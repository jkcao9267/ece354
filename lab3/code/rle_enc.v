==> flow/design.v <==
module rle_enc (clk, rst, rd_req , recv_ready ,send_ready, in_data , out_data, end_of_stream ,wr_req);
input clk,rst; 				 
input recv_ready,send_ready;		 
input [7:0] in_data;			 
input end_of_stream ;			 
output [23:0] out_data;			 
output rd_req,wr_req;			 
reg rd_reg,wr_reg;			 
reg [22:0] bit_count;			 
reg [3:0] shift_count;			 
reg value_type;				 
reg [7:0] shift_buf;			 
reg [3:0] state;
reg [3:0] next_state;
reg new_bitstream; 			 
parameter INIT  = 4'b0000,REQUEST_INPUT = 4'b0001,WAIT_INPUT = 4'b0010,COUNT_BITS = 4'b0011,
SHIFT_BITS = 4'b0100,COUNT_DONE = 4'b0101,WAIT_OUTPUT = 4'b0110, RESET_COUNT = 4'b0111, READ_INPUT  = 4'b1000;
always @(state or recv_ready or send_ready or end_of_stream or bit_count or new_bitstream or shift_count) begin
	case(state)
		INIT: begin
			next_state = REQUEST_INPUT;
		end
		REQUEST_INPUT: begin
			if(recv_ready) next_state = WAIT_INPUT;
			else if(end_of_stream  && bit_count) next_state = COUNT_DONE;
			else next_state = REQUEST_INPUT;
		end
		WAIT_INPUT: next_state = READ_INPUT ;
		READ_INPUT : next_state = COUNT_BITS;
		COUNT_BITS: next_state = SHIFT_BITS;
		SHIFT_BITS:
		begin
			if(new_bitstream) next_state = COUNT_DONE;
			else begin
				if(shift_count == 7) next_state = REQUEST_INPUT;
				else next_state = COUNT_BITS;
			end
		end
		COUNT_DONE:
		begin
			if(send_ready) next_state = WAIT_OUTPUT ;
			else next_state = COUNT_DONE;
		end
		WAIT_OUTPUT : next_state = RESET_COUNT ;
		RESET_COUNT : begin
			if(end_of_stream ) next_state = INIT;
			else next_state = COUNT_BITS;
		end
		default: next_state = INIT;
	endcase
end
always @(posedge clk) begin
	if(rst) state <= INIT;
	else state <= next_state;
	case(state)
	INIT: begin
      		bit_count <= 23'b0 ;
		shift_buf <= 8'b0 ;
		rd_reg <= 1'b0 ;
		wr_reg <= 1'b0 ;
		new_bitstream <= 1'b1 ;
	end
	REQUEST_INPUT: begin
      		rd_reg <= 1'b1 ;
		shift_count <= 4'b0 ; 
	end
	WAIT_INPUT: begin
      		rd_reg <= 1'b0 ;
	end
	READ_INPUT : begin
      		shift_buf <= in_data ;
	end
	COUNT_BITS: begin
		if(new_bitstream) begin
		new_bitstream<=1'b0;
          	value_type <= shift_buf[0];
          	bit_count <= 23'b0;
          	bit_count <= bit_count + 1'b1 ;  
		end
		else begin
			if(shift_buf[0] == value_type) begin
				bit_count = bit_count + 1'b1 ;  
			end
			else begin
              			value_type <= shift_buf[0];
	      			new_bitstream<=1'b1; 
			end
		end
	end
	SHIFT_BITS: begin
		if(!new_bitstream) begin
			shift_count <= shift_count + 1'b1;  
          		shift_buf<=shift_buf >> 1;
		end
	end
	COUNT_DONE: begin
      		wr_reg <= 1'b1 ;
	end
	WAIT_OUTPUT : begin
      		wr_reg <= 1'b0 ;
	end
	RESET_COUNT : begin
      		bit_count <= 23'b0 ;
	end
	endcase
end
assign rd_req = rd_reg;
assign wr_req = wr_reg;
assign out_data[23] = value_type;
assign out_data[22:0] = bit_count[22:0];
endmodule
* From RTL to reports: rle_enc *
The steps from the RTL of rle_enc to its reports follow in flow order.
Line numbers count from 1 in the design file above.
Library cell names are shortened.
The mark - stands for no value.

inputs
  top = rle_enc
  clock port = clk
  cell library = sky130hd
  library corner = tt_025C_1v80

* Word-level counts *
Source: Yosys, flattened and elaborated, memories not mapped. Widths are those after wreduce. Registers that Yosys merges into a memory's read port (data or address) are not register bits. Print and check cells do not count. Equal cells are merged and count once.

cells by class
  add/subtract/negate cells = 2
  reductions and logical operators = 15
  mux-type cells = 21
  eq/ne operators = 13

operators by type and width
  operator                                                                count
  23-bit parallel mux with 2-bit select                                   1
  23-bit 2-to-1 mux                                                       2
  4-bit parallel mux with 9-bit select                                    1
  8-bit parallel mux with 3-bit select                                    1
  1-bit by 23-bit logical AND with 1-bit output                           1
  23-bit by 1-bit adder with 23-bit output (second input constant)        1
  4-bit by 3-bit equality test with 1-bit output (second input constant)  5
  2-bit nonzero test                                                      5
  3-bit 2-to-1 mux                                                        3
  2-bit AND reduction                                                     4
  4-bit by 2-bit equality test with 1-bit output (second input constant)  2
  4-bit parallel mux with 2-bit select                                    1
  8-bit 2-to-1 mux                                                        1
  2-bit OR reduction                                                      3
  1-bit parallel mux with 2-bit select                                    3
  2-bit 2-to-1 mux                                                        3
  2-bit != test (second input constant)                                   2
  4-bit by 1-bit adder with 4-bit output (second input constant)          1
  4-bit by 1-bit equality test with 1-bit output (second input constant)  1
  4-bit equality test (second input constant)                             1
  4-bit logical NOT                                                       1
  4-bit 2-to-1 mux                                                        1
  1-bit 2-to-1 mux                                                        4
  3-bit != test (second input constant)                                   1
  3-bit nonzero test                                                      1
  1-bit equality test                                                     1

bit counts
  bits in registers = 43
  output and inout bits = 26
  bits of input ports = 13
  word-level cells = 59

* Depth *
Yosys ltp: most cells in a row. Word level: on the elaborated netlist, between registers, memories and ports. Mapped: between sequential cells and ports; inverters and the memories' decode and read muxes count.

depth
  depth in word-level cells = 4
  ABC_AREA = 0
  depth in mapped cells = 6
  mapped depth without buffers = 6

* Synthesis result *
Yosys stat after the flow's synthesis: flattened, memories mapped to cells. It holds for the ABC_AREA given above (unset counts as 0); a run with the other value may have another netlist.
Totals and module areas in this step are rounded.

cells by type
  cell      count
  edfxtp_1  39
  dfxtp_1   9
  xnor2_1   12
  nor2_1    25
  a21oi_1   13
  or3_1     10
  a22o_1    7
  nor4_1    9
  nand3_1   8
  ha_1      3
  o21ai_0   7
  inv_1     9
  nand2_1   9
  and2_1    5
  nor2b_1   5
  clkbuf_1  8
  nor3_1    6
  xor2_1    3

Other cell types: 22; their cells: 26.

synthesis totals
  cell count = 213
  mapped flip-flops = 48
  mapped area = 2330 µm²
  buffers = 10

* Timing after synthesis *
Path of least setup slack by OpenSTA after synthesis, without wires, with an ideal clock, recovery checks aside; 20% of the period is set as input and as output delay. Where synthesis merged equal registers, the netlist keeps one of their names.

timing path post-synthesis
  path type = reg-to-reg
  start point = register state
  end point = register bit_count[0]
  driving pins on the path = 5
  setup time = 0.411 ns
  required time = 1.969 ns
  data arrival time = 1.929 ns
  period = 2.38 ns
  time at the first pin = 0.000 ns
  delay of the path = 2.340 ns
  path slack = 0.041 ns
  synthesis period reached = 2.339 ns

"delay of the path" is the arrival time less input delay plus setup time.
"driving pins on the path": output pins that drive a net of the path, with the launching flip-flop's if there is one; two outputs of one cell count as two.
"synthesis period reached" = period - worst setup slack (recovery checks aside). The figure is calculated, with input and output delays left at 20% of the set period.
An end named without its bit number is one bit of that signal or, where synthesis recoded a state register, one of its new flip-flops.
At most two assigning lines are given for a register; there are more.

on the way, post-synthesis
  path through = dfxtp_1 -> clkbuf_1 -> or2_0 -> nor2_1 -> a21oi_1

RTL lines, path post-synthesis
  what             line  source
  start, declared  13    reg [3:0] state;
  start, assigned  53    if(rst) state <= INIT;
  start, assigned  54    else state <= next_state;
  end, assigned    78    bit_count <= bit_count + 1'b1 ;
  end, assigned    82    bit_count = bit_count + 1'b1 ;
  end, declared    9     reg [22:0] bit_count;

No chain of elaborated cells between the ends is given.

* Worst path after layout *
From the final timing report of run 1: the path of least setup slack in the routed layout; clock arrival at registers is part of the times.

timing path after layout
  path type = reg-to-reg
  start point = register bit_count[2]
  end point = register bit_count[17]
  data arrival time = 2.30 ns
  setup time = 0.14 ns
  period = 2.52 ns
  driving pins on the path = 5
  time at the first pin = 0.31 ns
  required time = 2.68 ns
  path slack = 0.38 ns

Between the ends stands the longest chain of elaborated cells between them, by number of cells; it is not shown to be the way that was timed. Of several equally long chains one is given.
Each line given opens the expression or statement behind the cell; cells for indexed reads and writes are added by Yosys, which also makes memories of some case tables.
At most two assigning lines are given for a register; there are more.

on the way, after layout
  path through = edfxtp_1 -> nand3_2 -> or4_1 -> or3_1 -> a21oi_1
  length of the longest elaborated chain = 4
  elaborated cells on any way between the ends = 4
  those cells by class = 1 x add/sub; 3 x mux

RTL lines, path after layout
  what                                      line  source
  start, declared                           9     reg [22:0] bit_count;
  start, assigned                           78    bit_count <= bit_count + 1'b1 ;
  start, assigned                           82    bit_count = bit_count + 1'b1 ;
  23-bit by 1-bit adder with 23-bit output  82
  23-bit 2-to-1 mux                         81    if(shift_buf[0] == value_type) begin
  23-bit 2-to-1 mux                         74    if(new_bitstream) begin
  23-bit parallel mux with 2-bit select     55    case(state)
  end, assigned                             78
  end, assigned                             82
  end, declared                             9

FLOW RESULTS
============

Settings and measured results of 2 stored flow runs for module rle_enc (sky130hd), not sorted in any way. The constraints put input and output delay at 20% of the set period each and load the outputs with 0.01 pF.
"clock period reached" means the clock period less the worst setup slack. The figure is calculated, with input and output delays left at 20% of the set period.
"time used up by the worst setup path" means the part of the period allowed to the worst setup path (the constraints hold back 20% at inputs and 20% at outputs) less its slack; where the path has registers, the arrival times of their clocks count too.
"total design power": no workload was simulated; the value follows from the tool's default switching activity.
Measured values are rounded.
Among the settings, -- means not set for that run.

name                                       run 1       run 2
period_ns                                  2.52        3.94
CORE_UTILIZATION                           30          44
SETUP_SLACK_MARGIN                         0.01        --
PLACE_DENSITY_LB_ADDON                     0.17        0.07
CELL_PAD_IN_SITES_GLOBAL_PLACEMENT         1           1
GPL_ROUTABILITY_DRIVEN                     0           1
CTS_CLUSTER_SIZE                           22          37
CTS_CLUSTER_DIAMETER                       190         --
MIN_ROUTING_LAYER                          met2        met2
CAP_MARGIN                                 20          10
CORE_MARGIN                                2           2
SLEW_MARGIN                                20          20
CORE_ASPECT_RATIO                          --          0.71
ABC_AREA                                   --          0
GPL_TIMING_DRIVEN                          --          0
MAX_ROUTING_LAYER                          --          met5
Yosys chip area after synthesis (µm²)      2330        2330
post-route setup TNS (ns)                  0.000       0.000
total design power (mW)                    1.61        1.07
standard-cell area after layout (µm²)      2920        2930
die outline area (µm²)                     8480        5900
clock period reached (ns)                  2.138       2.220
worst hold slack in the final report (ns)  0.460       0.483
time used up by the worst setup path (ns)  2.14        1.43
kind of the worst setup path               reg-to-reg  reg-to-output
setup slack of the critical path (ns)      0.382       1.72
utilization of the finished layout (%)     38.4        57.3
